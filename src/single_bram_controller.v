==> flow/design.v <==
`timescale 1ns / 1ps
`timescale 1 ns / 1 ps
module single_bram_controller #(
    parameter DATA_WIDTH = 32,
    parameter ADDR_WIDTH = 10,
    parameter MEM_SIZE = 1024
)(
    input                   clk,
    input                   reset_n,
    input                   i_run,
    input                   i_mode,
    input  [ADDR_WIDTH-1:0] i_bramAddr,
    input  [DATA_WIDTH-1:0] i_write_data,
    output                  o_idle,
    output                  o_write,
    output                  o_read,
    output                  o_done,
    output[ADDR_WIDTH-1:0]  bramAddr,
    output                  bramCe,
    output                  bramWe,
    input [DATA_WIDTH-1:0]  bramReadData,
    output[DATA_WIDTH-1:0]  bramWriteData,
    output                  o_read_valid,
    output[DATA_WIDTH-1:0]  o_read_data
);
localparam S_IDLE       = 3'd0;
localparam S_WRITE      = 3'd1;
localparam S_READ       = 3'd2;
localparam S_DONE       = 3'd3;
localparam S_UNKOWN     = 3'd4;
localparam READ_MODE    = 1'b0;
localparam WRITE_MODE   = 1'b1;
reg [2:0]   current_state;  
reg [2:0]   next_state;  
wire        is_write_done;
wire        is_read_done;
wire        is_done;
always @(posedge clk or negedge reset_n) begin
    if(!reset_n) begin
        current_state <= S_IDLE;
    end else begin
        current_state <= next_state;
    end
end
always @(*)
begin
    next_state = current_state;  
    case(current_state)
        S_IDLE :
            if(i_run) begin                
                if(i_mode == 1'b1) begin
                    next_state = S_WRITE;
                end else if(i_mode == 1'b0) begin
                    next_state = S_READ;
                end else begin
                    next_state = S_UNKOWN;
                end   
            end
        S_WRITE : 
            if(is_write_done) begin
                next_state = S_DONE;
            end
        S_READ  : 
            if(is_read_done) begin
                next_state = S_DONE;
            end                    
        S_DONE  :
            if(is_done) begin
                next_state = S_IDLE;
            end
    endcase
end 
assign o_idle       = (current_state == S_IDLE);
assign o_write      = (current_state == S_WRITE);
assign o_read       = (current_state == S_READ);
assign o_done       = (current_state == S_DONE);
reg [1:0] num_cnt; 
assign is_write_done    = o_write && (num_cnt == 2'd0);
assign is_read_done     = o_read  && (num_cnt == 2'd0);
assign is_done          = o_done && (num_cnt == 2'd0);
always @(posedge clk or negedge reset_n) begin
    if(!reset_n) begin
        num_cnt <= 0;  
    end else if (is_write_done || is_read_done || is_done) begin
        num_cnt <= 0;  
    end else if (o_write || o_read || o_done) begin
        num_cnt <= num_cnt + 1;
    end 
end
assign bramAddr         = i_bramAddr;
assign bramCe           = o_write || o_read || o_done;
assign bramWe           = o_write;
assign bramWriteData    = i_write_data;   
reg                     r_valid;
reg [ADDR_WIDTH-1:0]    r_mem_data;
always @(posedge clk or negedge reset_n) begin
    if(!reset_n) begin
        r_valid <= 0;  
    end else begin
        r_valid <= o_done;  
    end 
end
assign o_read_valid = r_valid;
assign o_read_data = bramReadData;   
endmodule
* Reports on single_bram_controller
Tool output for the design above, in the order of the flow.
Line numbers count from 1 in the design file above.
Operators carry their Yosys type and port widths (W data, S select, Z words).
A cell with n/a has no value.
- Design top :: single_bram_controller
- Clock input :: clk
- Cell library :: sky130hd
- Corner :: tt_025C_1v80

* Word level
Yosys after proc, flatten, opt, wreduce and memory -nomap, before mapping. Memory bits, and registers merged into a memory's read port (data or address), are not among the register bits. Print and check cells are not counted. Equal cells are merged and count once.
- Register bits :: 6
- Input port bits :: 78
- Word-level cells :: 31
- Output and inout bits :: 81
- Reduce/logical cells :: 12
- Equality and inequality tests :: 7
- Mux-type cells :: 8
- $add $sub $neg :: 1
** Operators with widths (number)
- $pmux W3 S4 :: 1
- $mux W3 :: 4
- $ne A2 B2 Y1 const B :: 4
- $eq A3 B2 Y1 const B :: 2
- $mux W2 :: 3
- $reduce_and A5 Y1 :: 1
- $logic_or A1 B1 Y1 :: 4
- $reduce_bool A4 Y1 :: 1
- $logic_and A1 B1 Y1 :: 3
- $eq A3 B1 Y1 const B :: 1
- $logic_not A3 Y1 :: 1
- $add A2 B1 Y2 const B :: 1
- $logic_not A2 Y1 :: 1
- $reduce_bool A2 Y1 :: 1

* Depth
Yosys ltp: most cells in a row. Word level: on the elaborated netlist, between registers, memories and ports. Mapped: between sequential cells and ports; inverters and the memories' decode and read muxes count.
- Depth after elaboration :: 5
- ABC_AREA :: 0
- Mapped depth :: 4
- Gate-level depth less buffers :: 4

* Netlist
The flow's flattened synthesis, as Yosys stat reports it; memories are mapped. The netlist is that of the ABC_AREA named above (0 if unset); the other value can give another one.
** Cells by type
- sky130_fd_sc_hd__buf_4 :: number 75, area in all 563.04 um^2
- sky130_fd_sc_hd__dfrtp_1 :: number 6, area in all 150.144 um^2
- sky130_fd_sc_hd__mux2_4 :: number 2, area in all 30.029 um^2
- sky130_fd_sc_hd__dfstp_2 :: number 1, area in all 26.275 um^2
- sky130_fd_sc_hd__inv_1 :: number 5, area in all 18.768 um^2
- sky130_fd_sc_hd__ha_1 :: number 1, area in all 12.512 um^2
- sky130_fd_sc_hd__or3_4 :: number 1, area in all 11.261 um^2
- sky130_fd_sc_hd__o21ai_0 :: number 2, area in all 10.01 um^2
- sky130_fd_sc_hd__nand2_1 :: number 2, area in all 7.507 um^2
- sky130_fd_sc_hd__nor2_1 :: number 2, area in all 7.507 um^2
- sky130_fd_sc_hd__a31oi_1 :: number 1, area in all 6.256 um^2
- sky130_fd_sc_hd__o22ai_1 :: number 1, area in all 6.256 um^2
- sky130_fd_sc_hd__nand3_1 :: number 1, area in all 5.005 um^2
- Area of sequential cells :: 176.4 um^2
- Mapped cells :: 100
- Mapped flip-flops :: 7
- Buffer cells :: 75
- Chip area (Yosys) :: 854.6 um^2

* Worst setup path after synthesis
Path of least setup slack by OpenSTA after synthesis, without wires, with an ideal clock, recovery checks aside; 20% of the period is set as input and as output delay. Where synthesis merged equal registers, the netlist keeps one of their names.
- Path kind :: flip-flop to flip-flop
- Start :: register current_state
- End :: register num_cnt[0]
- Stages :: 3
- Path delay :: 1.263 ns
- Setup slack :: 0.286 ns
- Required time :: 1.425 ns
- Path buffers :: 0
- Period :: 1.55 ns
- Library setup time :: 0.125 ns
- Data arrival time :: 1.138 ns
- Launch time at the first pin :: 0.000 ns
- Synthesis period reached :: 1.264 ns
"path delay" is the arrival time less input delay plus setup time.
"stages": output pins that drive a net of the path, with the launching flip-flop's if there is one; two outputs of one cell count as two.
"synthesis period reached" is the clock period less the worst setup slack; recovery checks do not enter. This is arithmetic on one report: input and output delays are still those of the set period (20% each).
An end named without its bit number is one bit of that signal or, where synthesis recoded a state register, one of its new flip-flops.
The rows between start and end are the longest chain of elaborated cells between them; the timing report does not say that the signal goes this way. Where chains are equally long, one stands for them.
A line is the first line of the expression or statement that the cell stems from. Yosys adds cells for indexed reads and writes and turns some case tables into memories.
A register here has more assigning lines than the two given.
- Path through :: sky130_fd_sc_hd__dfrtp_1 -> sky130_fd_sc_hd__or3_4 -> sky130_fd_sc_hd__mux2_4
- Cells in the longest elaborated chain :: 5
- Elaborated cells on any way between the ends :: 13
- Those cells by class :: 3 x eq/ne; 2 x mux; 8 x reduce/logical
** Ends and longest elaborated chain, post-synthesis
- from (decl) :: line 33 : reg [2:0]   current_state;
- from (assign) :: line 40 : current_state <= S_IDLE;
- from (assign) :: line 42 : current_state <= next_state;
- $eq A3 B1 Y1 :: line 74 : assign o_write      = (current_state == S_WRITE);
- $logic_or A1 B1 Y1 x2 :: line 86 : end else if (o_write || o_read || o_done) begin
- $mux W2 :: line 86
- $mux W2 :: line 84 : end else if (is_write_done || is_read_done || is_done) begin
- to (assign) :: line 83 : num_cnt <= 0;
- to (assign) :: line 87 : num_cnt <= num_cnt + 1;
- to (decl) :: line 77 : reg [1:0] num_cnt;
Nets of the timed path that keep an RTL name, with a line that drives or declares them; the list need not be complete.
** Named nets, post-synthesis
- bramCe :: line 91 : assign bramCe           = o_write || o_read || o_done;

Hand-over note for single_bram_controller

Top module single_bram_controller; platform sky130hd; tools Yosys and OpenROAD; 2 stored runs in no particular order. Input and output delays are each 20% of the period that was set; the output load is 0.01 pF.

* Stored run 1
** Files
==> flow/run.sh <==
#!/bin/bash
# the make line also repeats the synthesis and layout settings of config.mk as NAME=value (left out here)
make -C /OpenROAD-flow-scripts/flow DESIGN_CONFIG=/design/flow/config.mk WORK_HOME=/design/flow/orfs CLKGATE_MAP_FILE= finish
==> flow/config.mk <==
export PLATFORM = sky130hd
export DESIGN_NAME = single_bram_controller
export DESIGN_NICKNAME = single_bram_controller
export VERILOG_FILES = /design/flow/design.v
export SDC_FILE = /design/flow/constraint.sdc
export NUM_CORES = 4
export LEC_CHECK = 0
export ABC_AREA = 0
export CAP_MARGIN = 20
export CELL_PAD_IN_SITES_GLOBAL_PLACEMENT = 3
export CORE_MARGIN = 2
export CORE_UTILIZATION = 33
export CTS_CLUSTER_DIAMETER = 394
export GPL_ROUTABILITY_DRIVEN = 1
export GPL_TIMING_DRIVEN = 0
export PLACE_DENSITY = 0.73
export SLEW_MARGIN = 20
==> flow/constraint.sdc <==
create_clock -name core_clock -period 2.53 [get_ports {clk}]
set_input_delay 0.5060 -clock core_clock [delete_from_list [all_inputs] [get_ports {clk}]]
set_output_delay 0.5060 -clock core_clock [all_outputs]
set_load 0.01 [all_outputs]
** Results
Did not finish, placement stopped with GPL-0301.

* Stored run 2
** Files
==> flow/run.sh <==
#!/bin/bash
# the make line also repeats the synthesis and layout settings of config.mk as NAME=value (left out here)
make -C /OpenROAD-flow-scripts/flow DESIGN_CONFIG=/design/flow/config.mk WORK_HOME=/design/flow/orfs CLKGATE_MAP_FILE= finish
==> flow/config.mk <==
export PLATFORM = sky130hd
export DESIGN_NAME = single_bram_controller
export DESIGN_NICKNAME = single_bram_controller
export VERILOG_FILES = /design/flow/design.v
export SDC_FILE = /design/flow/constraint.sdc
export NUM_CORES = 4
export LEC_CHECK = 0
export CAP_MARGIN = 5
export CELL_PAD_IN_SITES_DETAIL_PLACEMENT = 0
export CELL_PAD_IN_SITES_GLOBAL_PLACEMENT = 0
export CORE_MARGIN = 2
export CORE_UTILIZATION = 61
export GPL_ROUTABILITY_DRIVEN = 0
export HOLD_SLACK_MARGIN = 0.16
export MIN_ROUTING_LAYER = met1
export PLACE_DENSITY = 0.48
export SETUP_SLACK_MARGIN = 0.07
export SLEW_MARGIN = 20
==> flow/constraint.sdc <==
create_clock -name core_clock -period 2.04 [get_ports {clk}]
set_input_delay 0.4080 -clock core_clock [delete_from_list [all_inputs] [get_ports {clk}]]
set_output_delay 0.4080 -clock core_clock [all_outputs]
set_load 0.01 [all_outputs]
** Results
Did not finish, placement stopped with PPL-0024.

End of note.
